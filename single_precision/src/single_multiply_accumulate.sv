==> flow/design.v <==
`timescale 1ns / 1ps
module leading_zero_count
#
(
parameter WIDTH = 64
)
(
input [WIDTH-1:0] a,
output reg [$clog2(WIDTH):0] c
);
integer i;
always @(a)
  begin
    c = WIDTH;
    for (i = 0; i < WIDTH; i = i + 1)
      if (a[i]) c = WIDTH - 1 - i;
  end
endmodule
`timescale 1ns / 1ps
module single_add_1clk(
input rstn,
input clk,
input in_valid,
input [31:0] a,
input [31:0] b,
output reg out_valid,
output wire [31:0] c
);
localparam SUM_SHIFT = 40 - 25;
reg [31:0] c_int;
wire [39:0] sum;
wire a_zero;
wire b_zero;
wire expa_gt_expb;
wire expb_gt_expa;
wire mana_gt_manb;
wire manb_gt_mana;
wire a_gt_b;
wire [5:0] ashift;
wire [5:0] bshift;
wire minus;
wire [5:0] leading_zeros;
assign c = c_int;
assign a_zero = (a == 0); 
assign b_zero = (b == 0);     
assign expa_gt_expb = (a[30:23] > b[30:23]) ? 1 : 0;
assign expb_gt_expa = (b[30:23] > a[30:23]) ? 1 : 0;
assign mana_gt_manb = (a[22:0] > b[22:0]) ? 1 : 0;
assign manb_gt_mana = (b[22:0] > a[22:0]) ? 1 : 0;
assign a_gt_b = (expa_gt_expb | (!expb_gt_expa & mana_gt_manb));
assign ashift = expb_gt_expa ? 
                    (b[30:23] - a[30:23] < 24) ? b[30:23] - a[30:23] : 24
                    : 0;
assign bshift = expa_gt_expb ? 
                    (a[30:23] - b[30:23] < 24) ? a[30:23] - b[30:23] : 24                     
                    : 0;                    
assign minus = a[31] != b[31];  
always @(posedge clk)
  out_valid <= in_valid;                    
always @(posedge clk)
  if (!rstn)
    c_int[31] <= 0;
  else
    c_int[31] <= (a[31] == b[31]) ? a[31] :
             expa_gt_expb ? a[31] :
             expb_gt_expa ? b[31] :
             mana_gt_manb ? a[31] : 
             manb_gt_mana ? b[31] : 0;
always @(posedge clk)
  if (!rstn)
    c_int[30:23] <= 0;
  else             
    c_int[30:23] <= (leading_zeros < 40) ?
                    expb_gt_expa ?
                    b[30:23] + (8'b1 - leading_zeros):
                    a[30:23] + (8'b1 - leading_zeros):
                    0;
always @(posedge clk)
  if (!rstn)
    c_int[22:0] <= 0;
  else
    c_int[22:0] <= (leading_zeros < 40) ?
                       (leading_zeros < 16) ?
                            sum >> (16 - leading_zeros):
                            sum << (leading_zeros - 16): 
                       0;
assign sum = (minus) ?
                (a_gt_b) ?
                    ({1'b1,a[22:0]} << (SUM_SHIFT - ashift)) - ({1'b1,b[22:0]} << (SUM_SHIFT - bshift)) :
                    ({1'b1,b[22:0]} << (SUM_SHIFT - bshift)) - ({1'b1,a[22:0]} << (SUM_SHIFT - ashift)) :
                (a_zero) ?
                    (b_zero) ?
                         0 :
                    ({1'b1,b[22:0]} << (SUM_SHIFT - bshift)) :
                (b_zero) ?
                    ({1'b1,a[22:0]} << (SUM_SHIFT - ashift)) :
                    ({1'b1,a[22:0]} << (SUM_SHIFT - ashift)) + ({1'b1,b[22:0]} << (SUM_SHIFT - bshift));            
leading_zero_count #(.WIDTH(40))
leading_zero_count1
(
.a(sum),
.c(leading_zeros)
);          
endmodule
`timescale 1ns / 1ps
module single_multiply(
input rstn,
input clk,
input in_valid,
input [31:0] a,
input [31:0] b,
output reg out_valid,
output reg [31:0] c
);
reg [47:0] temp;
reg sign;
reg [7:0] exp;
reg in_valid_d;
always @(posedge clk)
  in_valid_d <= in_valid;
always @(posedge clk)
  out_valid <= in_valid_d;
always @(posedge clk)
  if ((a == 0) | (b==0))
    temp <= 0;
  else
    temp <= {23'b1,a[22:0]} * {23'b1,b[22:0]};
always @(posedge clk)
  sign <= a[31] ^ b[31];
always @(posedge clk)
  if (!rstn)
    c[31] <= 0;
  else
    c[31] <= sign;
always @(posedge clk)
  exp <= a[30:23] + b[30:23];
always @(posedge clk)
  if (!rstn)
    c[30:23] <= 0;
  else
    if (temp[47])
      c[30:23] <= exp - 8'h7E; 
    else
      if (temp == 0)
        c[30:23] <= 0;
      else
        c[30:23] <= exp - 8'h7F;    
always @(posedge clk)
  if (!rstn)
    c[22:0] <= 0;
  else
    if (temp[47])
      c[22:0] <= temp  >> 24;
    else
      c[22:0] <= temp  >> 23;
endmodule
`timescale 1ns / 1ps
module single_multiply_accumulate(
input rstn,
input clk,
input clear,
input in_valid,
input [31:0] a,
input [31:0] b,
output reg [31:0] c
);
wire [31:0] product;
wire [31:0] sum;
wire out_valid_mult;
wire out_valid_sum;
wire [31:0] a_in;
assign a_in = (out_valid_sum) ? sum : c;
always @(posedge clk)
  if (!rstn | clear)
    c <= 0;
  else
    if (out_valid_sum)
      c <= sum;
    else
      c <= c;
single_multiply single_multiply1(
.rstn(rstn),
.clk(clk),
.in_valid(in_valid),
.a(a),
.b(b),
.out_valid(out_valid_mult),
.c(product)
);      
single_add_1clk single_add_1clk1(
.rstn(rstn),
.clk(clk),
.in_valid(out_valid_mult),
.a(a_in),
.b(product),
.out_valid(out_valid_sum),
.c(sum)
);
endmodule
# Tool chain data of single_multiply_accumulate
# Tool output for the design above, in the order of the flow.
# Line numbers count from 1 in the design file above.
# Operators: Yosys type, input widths -> output width; for muxes data width and select width s.
# Library cell names are shortened.
# A cell with - has no value.
[setup]
top = "single_multiply_accumulate"
clock = "clk"
library = "sky130hd"
lib_corner = "tt_025C_1v80"

# After elaboration
# Counts by Yosys on the flattened word-level netlist (proc, flatten, opt, wreduce; memories kept). Register bits leave out memories and registers merged into their read ports (data or address); mux counts leave out enables and synchronous resets folded into registers. Print and check cells are left out. Cells with the same type and inputs are merged into one.
[word_totals]
input_bits = 68
register_bits = 156
output_inout_bits = 32
word_cells = 120
[classes]
n_cmp = 8
muxes = 64
eq_ne = 2
bitwise = 5
shifts = 4
n_mul = 1
reduce_and_logical = 8
add_sub_neg = 15
[ops]
columns = ["operator", "n"]
rows = [
  ["$mul 24x24->48", 1],
  ["$mux 6", 42],
  ["$mux 40", 5],
  ["$logic_not 32->1", 4],
  ["$shl 24x32->40", 2],
  ["$sub 40x40->40", 2],
  ["$lt 32x5->1 const B", 2],
  ["$logic_not 48->1", 1],
  ["$gt 23x23->1", 2],
  ["$mux 23", 2],
  ["$shl 40x32->23", 1],
  ["$shr 40x32->23", 1],
  ["$add 40x40->40", 1],
  ["$mux 32", 1],
  ["$add 8x8->8", 3],
  ["$mux 8", 3],
  ["$sub 8x8->9", 2],
  ["$sub 8x7->8 const B", 2],
  ["$gt 8x8->1", 2],
  ["$sub 4x6->7 const A", 2],
  ["$mux 1", 9],
  ["$mux 4", 2],
  ["$sub 1x6->7 const A", 1],
  ["$sub 5x6->7 const A", 1],
  ["$sub 6x5->7 const B", 1],
  ["$lt 6x5->1 const B", 1],
  ["$lt 6x6->1 const B", 1],
  ["$or 1x1->1", 3],
]
# Not listed: further kinds 6, cells in them 7.

# Logic depth
# Yosys ltp: most cells in a row. Word level: on the elaborated netlist, between registers, memories and ports. Mapped: between sequential cells and ports; inverters and the memories' decode and read muxes count.
[logic_depth]
ltp_word = 54
ABC_AREA = 0
mapped_depth = 62
depth_no_buf = 51

# Netlist
# The flow's flattened synthesis, as Yosys stat reports it; memories are mapped. The netlist is that of the ABC_AREA named above (0 if unset); the other value can give another one.
[types]
columns = ["cell", "n", "area_total_um2"]
rows = [
  ["fa_1", 489, 9.79E+03],
  ["ha_1", 358, 4.48E+03],
  ["dfxtp_1", 156, 3.12E+03],
  ["inv_1", 730, 2.74E+03],
  ["nand2_1", 604, 2.27E+03],
  ["and2_1", 267, 1.67E+03],
  ["a21oi_1", 326, 1.63E+03],
  ["mux2i_1", 161, 1.61E+03],
  ["nor2_1", 407, 1.53E+03],
  ["o21ai_0", 231, 1.16E+03],
  ["clkbuf_1", 231, 867.082],
  ["xnor2_1", 94, 823.29],
  ["a21o_1", 90, 675.648],
  ["mux2_2", 49, 551.779],
  ["nor3_1", 103, 515.494],
  ["nand3_1", 102, 510.49],
  ["nor4_1", 74, 462.944],
  ["a211oi_1", 60, 450.432],
]
# Other cell types: 99; their cells: 1092.
[mapped]
synth_area_mm2 = 0.0432452
buf_cells = 310
mapped_cells = 5624
flip_flops = 156
seqArea_mm2 = 0.003123
# The figures by module come from a second, unflattened synthesis with its own total; it is not the netlist above.
[hier_totals]
cells_unflattened = 6096
hier_area_mm2 = 0.0458715
# Rows give one instance, submodules left out.
[by_module]
columns = ["module", "cells", "seq_area_mm2", "instances", "area_mm2"]
rows = [
  ["single_multiply", 2500, 0.0018217, 1, 0.0222276],
  ["single_add_1clk", 3401, 0.0006606, 1, 0.0217358],
  ["single_multiply_accumulate", 104, 0.0006406, 1, 0.0013763],
  ["leading_zero_count (WIDTH=40)", 91, 0, 1, 0.0005318],
]

# Path before layout
# Source: OpenSTA report_checks on the synthesized netlist (no wires, ideal clock, input and output delay 20% of the period each), path of least setup slack; recovery checks are left aside. Register names are those of the netlist, which keeps one name where synthesis merged equal registers.
[synth_path]
path_type = "register -> register"
start = "reg single_add_1clk1.out_valid"
end = "reg single_add_1clk1.c_int[4]"
path_buffers = 13
setup_time_ns = 0.127
t_first_pin_ns = 0.000
arrival_ns = 12.955
clock_period_ns = 14.4
driving_pins = 55
required_ns = 14.273
slack_ns = 1.318
delay_ns = 13.082
period_less_setup_slack_ns = 13.082
# "delay_ns" = arrival - input delay + setup time.
# "driving_pins" counts driving pins, that of a launching flip-flop among them; a cell with two outputs on the path counts twice.
# "period_less_setup_slack_ns" = period - worst setup slack (recovery checks aside). The figure is calculated, with input and output delays left at 20% of the set period.
# The rows between start and end are the longest chain of elaborated cells between them; the timing report does not say that the signal goes this way. Where chains are equally long, one stands for them.
# A line is the first line of the expression or statement that the cell stems from. Yosys adds cells for indexed reads and writes and turns some case tables into memories.
[synth_via]
cell_sequence = "dfxtp_1 buf_2 buf_2 buf_2 mux2i_1 inv_1 ha_1 and2b_1 o2111ai_2 a21oi_1 a311o_1 nor4_1 nor2_1 inv_1 ha_1 clkbuf_1 buf_1 nand2_1 [... 19 more ...] or4_1 o31a_1 a211o_1 nand2_4 inv_2 buf_2 buf_6 buf_2 ha_1 clkbuf_1 clkbuf_1 buf_1 a21oi_1 mux2_1 a22o_1 mux2i_1 o22ai_1 or3_1"
elab_chain_cells = 54
cells_between = 80
classes_between = "add/sub: 9; compare: 7; eq/ne: 1; shift: 4; mux: 54; logic: 2; reduce/logical: 3"
[synth_rtl]
columns = ["item", "line_no", "text"]
rows = [
  ["from (decl)", 26, "output reg out_valid,"],
  ["from (assign)", 59, "out_valid <= in_valid;"],
  ["$mux 32", 172, "assign a_in = (out_valid_sum) ? sum : c;"],
  ["$sub 8x8->9", 52, "(b[30:23] - a[30:23] < 24) ? b[30:23] - a[30:23] : 24"],
  ["$lt 32x5->1", 52, ""],
  ["$mux 6", 52, ""],
  ["$mux 6", 51, "assign ashift = expb_gt_expa ?"],
  ["$sub 4x6->7", 97, "({1'b1,a[22:0]} << (SUM_SHIFT - ashift)) + ({1'b1,b[22:0]} << (SUM_SHIFT - bshift));"],
  ["$shl 24x32->40", 97, ""],
  ["[... 2 more ...]", "-", ""],
  ["$mux 40", 91, "(a_zero) ?"],
  ["$mux 40", 87, "assign sum = (minus) ?"],
  ["$mux 4 (2 in a row)", 16, "if (a[i]) c = WIDTH - 1 - i;"],
  ["$mux 6 (38 in a row)", 16, ""],
  ["$sub 6x5->7", 85, "sum << (leading_zeros - 16):"],
  ["$shl 40x32->23", 85, ""],
  ["$mux 23", 83, "(leading_zeros < 16) ?"],
  ["to (assign)", 80, "c_int[22:0] <= 0;"],
  ["to (assign)", 82, "c_int[22:0] <= (leading_zeros < 40) ?"],
  ["to (decl)", 30, "reg [31:0] c_int;"],
]
# Some nets on the timed path still bear RTL names; the line given drives or declares the net.
[synth_nets]
columns = ["net", "line_no"]
rows = [
  ["a_in[24]", 172],
]

# Timing after layout
# From the final timing report of record 1: the path of least setup slack in the routed layout; clock arrival at registers is part of the times.
[layout_path]
path_type = "register -> register"
start = "reg single_add_1clk1.out_valid"
end = "reg single_add_1clk1.c_int[3]"
arrival_ns = 12.61
path_buffers = 12
clock_period_ns = 10.5
driving_pins = 52
setup_time_ns = 0.08
slack_ns = -1.73
t_first_pin_ns = 0.46
required_ns = 10.87
# The rows between start and end are the longest chain of elaborated cells between them; the timing report does not say that the signal goes this way. Where chains are equally long, one stands for them.
[layout_via]
cell_sequence = "dfxtp_2 buf_12 buf_12 buf_12 buf_4 buf_12 mux2i_4 ha_4 a21o_1 nand2_2 a311o_2 nor4_4 buf_4 nor2_4 inv_4 ha_4 clkbuf_16 nand2_4 [... 16 more ...] buf_4 xnor2_1 a21oi_1 a22oi_1 o21ai_0 a31o_2 a22o_1 o31a_1 buf_4 buf_4 a211oi_2 clkbuf_1 o21ai_0 o21ai_0 mux2i_1 o221a_2 or4_4 o21ai_2"
elab_chain_cells = 54
cells_between = 80
classes_between = "add/sub: 9; compare: 7; eq/ne: 1; shift: 4; mux: 54; logic: 2; reduce/logical: 3"
[layout_rtl]
columns = ["item", "line_no", "text"]
rows = [
  ["from (decl)", 26, "output reg out_valid,"],
  ["from (assign)", 59, "out_valid <= in_valid;"],
  ["$mux 32", 172, "assign a_in = (out_valid_sum) ? sum : c;"],
  ["$sub 8x8->9", 52, "(b[30:23] - a[30:23] < 24) ? b[30:23] - a[30:23] : 24"],
  ["$lt 32x5->1", 52, ""],
  ["$mux 6", 52, ""],
  ["$mux 6", 51, "assign ashift = expb_gt_expa ?"],
  ["$sub 4x6->7", 97, "({1'b1,a[22:0]} << (SUM_SHIFT - ashift)) + ({1'b1,b[22:0]} << (SUM_SHIFT - bshift));"],
  ["$shl 24x32->40", 97, ""],
  ["[... 2 more ...]", "-", ""],
  ["$mux 40", 91, "(a_zero) ?"],
  ["$mux 40", 87, "assign sum = (minus) ?"],
  ["$mux 4 (2 in a row)", 16, "if (a[i]) c = WIDTH - 1 - i;"],
  ["$mux 6 (38 in a row)", 16, ""],
  ["$sub 6x5->7", 85, "sum << (leading_zeros - 16):"],
  ["$shl 40x32->23", 85, ""],
  ["$mux 23", 83, "(leading_zeros < 16) ?"],
  ["to (assign)", 80, "c_int[22:0] <= 0;"],
  ["to (assign)", 82, "c_int[22:0] <= (leading_zeros < 40) ?"],
  ["to (decl)", 30, "reg [31:0] c_int;"],
]

# Flow measurements of single_multiply_accumulate on sky130hd: 2 stored runs with different settings, listed in no order. Input and output delays are each 20% of the period that was set; the output load is 0.01 pF.
# "timing.achieved_period_ns" is the run's clock period less its worst setup slack. It is reckoned from that one timing run; input and output delays stay at 20% of the period that was set.
# By "timing.worst_path_ns" is meant the share of the clock period that the worst setup path is allowed (20% is reserved at inputs, 20% at outputs), minus its slack. Clock arrival times at its registers enter into it.

[[run]]
name = "record 1"
[run.settings]
period_ns = 10.5
CORE_UTILIZATION = 55
SETUP_SLACK_MARGIN = 1.09
PLACE_DENSITY_LB_ADDON = 0.04
GPL_TIMING_DRIVEN = 0
CTS_CLUSTER_DIAMETER = 317
SLEW_MARGIN = 10
CAP_MARGIN = 20
CORE_MARGIN = 2
[run.results]
worstSetupSlack_ns = -1.735
synth_chip_area_mm2 = 0.0432452
final_stdcell_area_mm2 = 0.0541144
timing.worst_path_ns = 12.23
worstPathKind = "register -> register"
dieArea_mm2 = 0.0808862
timing.achieved_period_ns = 12.235
utilization_pct = 69.7
setupTns_ns = -44.401
timing.hold.ws_ns = 0.341

[[run]]
name = "record 2"
[run.settings]
period_ns = 15.3
CORE_UTILIZATION = 46
PLACE_DENSITY_LB_ADDON = 0.05
HOLD_SLACK_MARGIN = 0.09
CORE_ASPECT_RATIO = 0.71
CORE_MARGIN = 6
CELL_PAD_IN_SITES_GLOBAL_PLACEMENT = 1
TNS_END_PERCENT = 65
ABC_AREA = 0
CAP_MARGIN = 25
MAX_ROUTING_LAYER = "met5"
SLEW_MARGIN = 20
[run.results]
synth_chip_area_mm2 = 0.0432452
dieArea_mm2 = 0.101621
timing.achieved_period_ns = 14.243
timing.hold.ws_ns = 0.327
worstSetupSlack_ns = 1.057
timing.worst_path_ns = 14.24
worstPathKind = "register -> register"
final_stdcell_area_mm2 = 0.0467098
setupTns_ns = 0.000
utilization_pct = 50.3
